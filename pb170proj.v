==> flow/design.v <==
module clk_div (
	CLK, RST, CLK_DIV, cntr
	);
	input CLK;
	input RST;
	output CLK_DIV;
	output [31:0] cntr;
	reg [31:0] cntr;
	reg CLK_DIV;
	parameter divider = 32'd6_000_000;
	always@(posedge CLK)
	begin
		if (!RST || !cntr) cntr <= divider;
		else cntr <= cntr - 1;
	end
	always@(posedge CLK)
	begin
		if (cntr == 1) CLK_DIV = 1;
		else CLK_DIV = 0;
	end
endmodule
module pb170proj (
		CLK, KEY, SW, LEDG, LEDR, HEX4, HEX5, HEX6, HEX7
	);
	clk_div divider1 (
		.cntr(cntr), .CLK(CLK), .RST(RST), .CLK_DIV(clk_div)
	);
	defparam divider1.divider = 2_000_000;
	input CLK;
	input [1:0] KEY;
	input [15:0] SW;
	output [4:0] LEDG;
	output [15:0] LEDR;
	output [6:0] HEX4;
	output [6:0] HEX5;
	output [6:0] HEX6;
	output [6:0] HEX7;
	wire clk_div;
	wire RST;
	reg [31:0] cntr;
	reg [15:0] LEDS;
	reg [4:0] LEDZ;
	reg [19:0] rnd;
	reg [6:0] HX4;
	reg [6:0] HX6;
	reg [6:0] HX5;
	reg [6:0] HX7;
	assign HEX4 = HX4;
	assign HEX6 = HX6;
	assign HEX5 = HX5;
	assign HEX7 = HX7;
	reg [15:0] ledscfg;
	reg [2:0] mode;
	reg [15:0] cntdwn;
	reg [15:0] cnt_m1;
	reg [15:0] cnt_m2;
	reg [15:0] cnt_m4a;
	reg [15:0] cnt_m4b;
	reg [3:0] rounds_ok;
	reg [3:0] rounds;
	reg [3:0] max_rounds;
	reg old_key1;
	assign LEDR = LEDS;
	assign LEDG = LEDZ;
	assign RST = KEY[0];
	task showhex;
	input pos;
	input [3:0] num;
	reg [6:0] hex;
	begin
		case (num)
		0: hex = 7'b1000000;
		1: hex = 7'b1111001;
		2: hex = 7'b0100100;
		3: hex = 7'b0110000;
		4: hex = 7'b0011001;
		5: hex = 7'b0010010;
		6: hex = 7'b0000010;
		7: hex = 7'b1111000;
		8: hex = 7'b0000000;
		9: hex = 7'b0010000;
		default: hex = 7'b1111111;
		endcase
		if (pos == 0)
			HX6 <= hex;
		else
			HX4 <= hex;
	end
	endtask
	initial
	begin
		HX7 <= 7'b1111111;
		HX5 <= 7'b1111111;
		max_rounds = 4'd8;
		cnt_m1 = 16'd5;
		cnt_m2 = 16'd500;
		cnt_m4a = 16'd96;
		cnt_m4b = 16'd48;
	end
	always @(posedge CLK)
	begin
		if (KEY[0] == 0)
		begin
			mode = 0;
			rounds = 0;
			rounds_ok = 0;
			old_key1 = 0;
		end
		if (KEY[1] == 0 && old_key1 == 1)
		begin
			case (mode)
			0:
			begin
				rnd = cntr[19:0];
				mode = 1;
			end
			2:
			begin
				mode = 3;
			end
			endcase
		end
		old_key1 = KEY[1];
		if (clk_div)
		begin
			case (mode)
			0:
			begin
				cntdwn = cnt_m1;
			end
			1:
			begin
				case (cntdwn)
				0:
				begin
					LEDS <= 0;
					cntdwn = cnt_m2;
					mode = 2;
				end
				cnt_m1:
				begin
					ledscfg = (16'b1 << rnd[3:0]) | (16'b1 << rnd[7:4]) | (16'b1 << rnd[11:8]) | (16'b1 << rnd[15:12]) | (16'b1 << rnd[19:16]);
					LEDS <= ledscfg;
					cntdwn = cntdwn - 16'b1;
				end
				default:
				begin
					cntdwn = cntdwn - 16'b1;
				end
				endcase
			end
			2:
			begin
				if (cntdwn == 0)
				begin
					mode = 3;
				end
				else
				begin
					cntdwn = cntdwn - 16'b1;
				end
			end
			3:
			begin
				cntdwn = cnt_m4a;
				if (SW[15:0] == ledscfg)
				begin
					rounds_ok = rounds_ok + 4'b1;
					cntdwn = cnt_m4b;
				end
				rounds = rounds + 4'b1;
				showhex(0, rounds_ok);
				showhex(1, rounds);
				mode = 4;
			end
			4:
			begin
				LEDS <= cntdwn[2] ? ledscfg : 16'b0;
				if (cntdwn == 0)
				begin
					if (rounds == max_rounds)
					begin
						LEDS <= 16'b1;
						mode = 5;
					end
					else
					begin
						mode = 0;
					end
				end
				cntdwn = cntdwn - 16'b1;
			end
			5:
			begin
				LEDS <= (LEDS[14:0] << 1) | LEDS[15];
			end
			endcase
			LEDZ <= (5'b1 << mode);
		end
	end
endmodule
From RTL to reports: pb170proj
The steps from the RTL of pb170proj to its reports follow in flow order. Lines are those of the file above, counted from 1. Operators carry their Yosys type and port widths (W data, S select, Z words). Cell names lack the library's common part. A cell with - has no value.

Top module: pb170proj. Clock input: CLK. Cell library: sky130hd. Library corner: tt_025C_1v80.

After elaboration
Source: Yosys, flattened and elaborated, memories not mapped. Widths are those after wreduce. Registers that Yosys merges into a memory's read port (data or address) are not register bits. Print and check cells do not count. Equal cells are merged and count once. Memory sizes are those after Yosys's memory passes, which may raise the word count (mostly to a power of two), join words into wider ones and drop unused or constant bits.

Under input port bits stands 19. The figure for word width x clocked read ports is 14. The figure for output and inout bits is 49. ROM bits: 224. The figure for cells after elaboration is 88. The entry for memories reads 2. For register bits the number is 118.

Under reductions and logical operators stands 13. Equal/unequal tests: 12. Under shifts and indexed selects stands 6. The entry for muxes and demuxes reads 33. $add $sub $neg: 4. The figure for bitwise operators is 7.

Memory list: (name not given) (words 16, bits a word 7, read ports 1, wr ports 0, line 71) `case (num)`; (name not given) (words 16, bits a word 7, read ports 1, wr ports 0, line 71).

Operator list (number): $mux W16 (7); $shl A1 B4 Y16 const A (5); $pmux W16 S5 (1); $or A16 B16 Y16 (4); $pmux W16 S3 (1); $mux W20 (2); $mux W4 (9); $sub A32 B1 Y32 const B (1); $eq A32 B1 Y1 const B (1); $logic_not A32 Y1 (1); $mux W3 (8); $sub A16 B1 Y16 const B (1); $or A16 B1 Y16 (1); $eq A16 B16 Y1 (1); $eq A16 B3 Y1 const B (1); $logic_not A16 Y1 (1); $pmux W3 S4 (1); $eq A3 B2 Y1 const B (3); $add A4 B1 Y4 const B (2); $mux W7 (1); $eq A3 B3 Y1 const B (2); $logic_not A3 Y1 (2); $reduce_and A3 Y1 (2); $pmux W3 S2 (1); $shl A1 B3 Y5 const A (1); $reduce_bool A5 Y1 (1); $eq A4 B4 Y1 const B (1); $reduce_and A4 Y1 (1).

Other operator kinds: 10; their cells: 12.

Logic depth
Yosys ltp: most cells in a row. Word level: on the elaborated netlist, between registers, memories and ports. Mapped: between sequential cells and ports; inverters and the memories' decode and read muxes count.

The figure for word-level depth is 12. ABC_AREA: 0. The figure for gate-level depth with buffers is 12. Under depth with buffers taken out stands 11.

Netlist
Yosys stat after the flow's synthesis: flattened, memories mapped to cells. It holds for the ABC_AREA given above (unset counts as 0); a run with the other value may have another netlist. Totals and module areas in this step are rounded.

The entry for flip-flop cells reads 137. For standard cells after synthesis the number is 924. The figure for buffers is 73. The entry for mapped area reads 8310 um^2. Sequential area: 3410 um^2.

Cells by type: edfxtp_1 (number 67, total area 2011.93 um^2); dfxtp_1 (number 70, total area 1.4E+03 um^2); nand2_1 (number 113, total area 424.157 um^2); nor2_1 (number 83, total area 311.549 um^2); xnor2_1 (number 33, total area 289.027 um^2); xor2_1 (number 30, total area 262.752 um^2); nand2b_1 (number 40, total area 250.24 um^2); ha_1 (number 15, total area 187.68 um^2); o22ai_1 (number 28, total area 175.168 um^2); o21ai_0 (number 33, total area 165.158 um^2); nor3_1 (number 32, total area 160.154 um^2); a221o_1 (number 15, total area 150.144 um^2); clkbuf_1 (number 40, total area 150.144 um^2); a21oi_1 (number 23, total area 115.11 um^2); buf_4 (number 15, total area 112.608 um^2); inv_1 (number 30, total area 112.608 um^2); nand3_1 (number 20, total area 100.096 um^2); nor4_1 (number 16, total area 100.096 um^2).

Other cell types: 69; their cells: 221. By module: a second synthesis without flattening, with its own total; a netlist apart from the flattened one above.

Under cells (unflattened synthesis) stands 942. Area (unflattened synthesis): 8340 um^2.

Each row is one instance without its submodules.

By module: pb170proj (times used 1, cells 775, area 6850 um^2, seq. area 2750 um^2); clk_div (divider=2000000) (times used 1, cells 167, area 1490 um^2, seq. area 661 um^2).

Timing after synthesis
Source: OpenSTA report_checks on the synthesized netlist (no wires, ideal clock, input and output delay 20% of the period each), path of least setup slack; recovery checks are left aside. Register names are those of the netlist, which keeps one name where synthesis merged equal registers.

Kind: input to register. Start point: input SW[10]. End point: register HX6[4]. Under path buffers stands 1. For stages the number is 11. Under setup time stands 0.260 ns. The entry for required time reads 4.350 ns. Under arrival time stands 2.974 ns. For input delay the number is 0.922 ns. For setup slack the number is 1.376 ns. Time at the first pin: 0.922 ns. Under path delay stands 2.312 ns. For clock period the number is 4.61 ns. Synthesis period reached: 3.234 ns.

"path delay" = arrival - input delay + setup time. "stages" counts driving pins, that of a launching flip-flop among them; a cell with two outputs on the path counts twice. "synthesis period reached" is the clock period less the worst setup slack; recovery checks do not enter. This is arithmetic on one report: input and output delays are still those of the set period (20% each). The rows between start and end are the longest chain of elaborated cells between them; the timing report does not say that the signal goes this way. Where chains are equally long, one stands for them. A line is the first line of the expression or statement that the cell stems from. Yosys adds cells for indexed reads and writes and turns some case tables into memories.

Cells stage by stage: xor2_1 nor4_1 and4_2 buf_2 xnor2_1 ha_1 nand2_1 a21oi_1 a211oi_1 a31o_2 mux2_4. Cells in the longest elaborated chain: 4. The entry for elaborated cells between the ends (all ways) reads 4. The figure for source lines of those cells is 3. Those cells by class: eq/ne (1); mux (3).

Ends and longest elaborated chain, post-synthesis: start, declared (line 31) `input [15:0] SW;`; $eq A16 B16 Y1 (line 166) `if (SW[15:0] == ledscfg)`; $mux W4 (line 166); $mux W4 (line 126) `case (mode)`; $mux W4 (line 124) `if (clk_div)`; end, declared (line 45) `reg [6:0] HX6;`.

Timing after layout
Path of least setup slack in the final report of job 1 (OpenROAD, finished layout, wires in). Where an end is a register, its clock arrival counts in the times.

Kind: input to register. Start point: input SW[9]. End point: register HX6[4]. Under path buffers stands 2. For input delay the number is 0.62 ns. Under arrival time stands 3.15 ns. The entry for required time reads 3.26 ns. For stages the number is 12. Under setup time stands 0.25 ns. For setup slack the number is 0.11 ns. Time at the first pin: 0.62 ns. For clock period the number is 3.09 ns.

The rows between start and end are the longest chain of elaborated cells between them; the timing report does not say that the signal goes this way. Where chains are equally long, one stands for them.

Cells stage by stage: clkdlybuf4s50_1 xor2_1 nor4_2 buf_4 and4_4 xnor2_2 ha_2 nand2_1 a21oi_2 a211oi_1 a31o_2 mux2_4. Cells in the longest elaborated chain: 4. The entry for elaborated cells between the ends (all ways) reads 4. The figure for source lines of those cells is 3. Those cells by class: eq/ne (1); mux (3).

Ends and longest elaborated chain, post-layout: start, declared (line 31) `input [15:0] SW;`; $eq A16 B16 Y1 (line 166) `if (SW[15:0] == ledscfg)`; $mux W4 (line 166); $mux W4 (line 126) `case (mode)`; $mux W4 (line 124) `if (clk_div)`; end, declared (line 45) `reg [6:0] HX6;`.

## Implementation results

Top module pb170proj; platform sky130hd; tools Yosys and OpenROAD; 2 stored runs in no particular order. Input and output delays are each 20% of the period that was set; the output load is 0.01 pF. "period achieved" is the run's clock period less its worst setup slack. It is reckoned from that one timing run; input and output delays stay at 20% of the period that was set. "worst path time" = time allowed to the worst setup path (clock period - input delay - output delay, where it has them) - its slack; a late launch clock adds to it, a late capture clock takes from it. By "overall power" is meant OpenSTA's value without simulated activity: inputs other than the clock are taken to toggle once in ten clock periods, and the tool carries that through the logic. The results are shown rounded.

Files of job 1:
==> flow/run.sh <==
#!/bin/bash
# the make line also repeats the synthesis and layout settings of config.mk as NAME=value (left out here)
make -C /OpenROAD-flow-scripts/flow DESIGN_CONFIG=/design/flow/config.mk WORK_HOME=/design/flow/orfs CLKGATE_MAP_FILE= finish
==> flow/config.mk <==
export PLATFORM = sky130hd
export DESIGN_NAME = pb170proj
export DESIGN_NICKNAME = pb170proj
export VERILOG_FILES = /design/flow/design.v
export SDC_FILE = /design/flow/constraint.sdc
export NUM_CORES = 4
export LEC_CHECK = 0
export CAP_MARGIN = 20
export CORE_MARGIN = 2
export CORE_UTILIZATION = 51
export SLEW_MARGIN = 20
==> flow/constraint.sdc <==
create_clock -name core_clock -period 3.09 [get_ports {CLK}]
set_input_delay 0.6180 -clock core_clock [delete_from_list [all_inputs] [get_ports {CLK}]]
set_output_delay 0.6180 -clock core_clock [all_outputs]
set_load 0.01 [all_outputs]

Results of job 1. The total negative slack on setup checks reads 0.000 ns. The overall power stands at 5090 uW. The worst path time is 2.36 ns. Worst setup path kind: input to register. The final worst hold slack reads 0.473 ns. The measured standard-cell area after layout is 9910 um^2. The measured utilization after routing is 0.624. The measured netlist area reported by Yosys is 8310 um^2. For the die footprint the run shows 17300 um^2. For the period achieved the run shows 2.980 ns. The setup slack of the critical path reads 0.110 ns.

Files of job 2:
==> flow/run.sh <==
#!/bin/bash
# the make line also repeats the synthesis and layout settings of config.mk as NAME=value (left out here)
make -C /OpenROAD-flow-scripts/flow DESIGN_CONFIG=/design/flow/config.mk WORK_HOME=/design/flow/orfs CLKGATE_MAP_FILE= finish
==> flow/config.mk <==
export PLATFORM = sky130hd
export DESIGN_NAME = pb170proj
export DESIGN_NICKNAME = pb170proj
export VERILOG_FILES = /design/flow/design.v
export SDC_FILE = /design/flow/constraint.sdc
export NUM_CORES = 4
export LEC_CHECK = 0
export CAP_MARGIN = 30
export CELL_PAD_IN_SITES_GLOBAL_PLACEMENT = 1
export CORE_MARGIN = 2
export CORE_UTILIZATION = 52
export GPL_TIMING_DRIVEN = 1
export PLACE_DENSITY_LB_ADDON = 0.05
export SLEW_MARGIN = 20
export TNS_END_PERCENT = 50
==> flow/constraint.sdc <==
create_clock -name core_clock -period 3.14 [get_ports {CLK}]
set_input_delay 0.6280 -clock core_clock [delete_from_list [all_inputs] [get_ports {CLK}]]
set_output_delay 0.6280 -clock core_clock [all_outputs]
set_load 0.01 [all_outputs]

Results of job 2. The total negative slack on setup checks reads 0.000 ns. The measured netlist area reported by Yosys is 8310 um^2. For the period achieved the run shows 3.060 ns. The measured standard-cell area after layout is 9920 um^2. The setup slack of the critical path reads 0.080 ns. The worst path time is 2.43 ns. Worst setup path kind: input to register. The measured utilization after routing is 0.629. For the die footprint the run shows 17000 um^2. The overall power stands at 4980 uW. The final worst hold slack reads 0.478 ns.
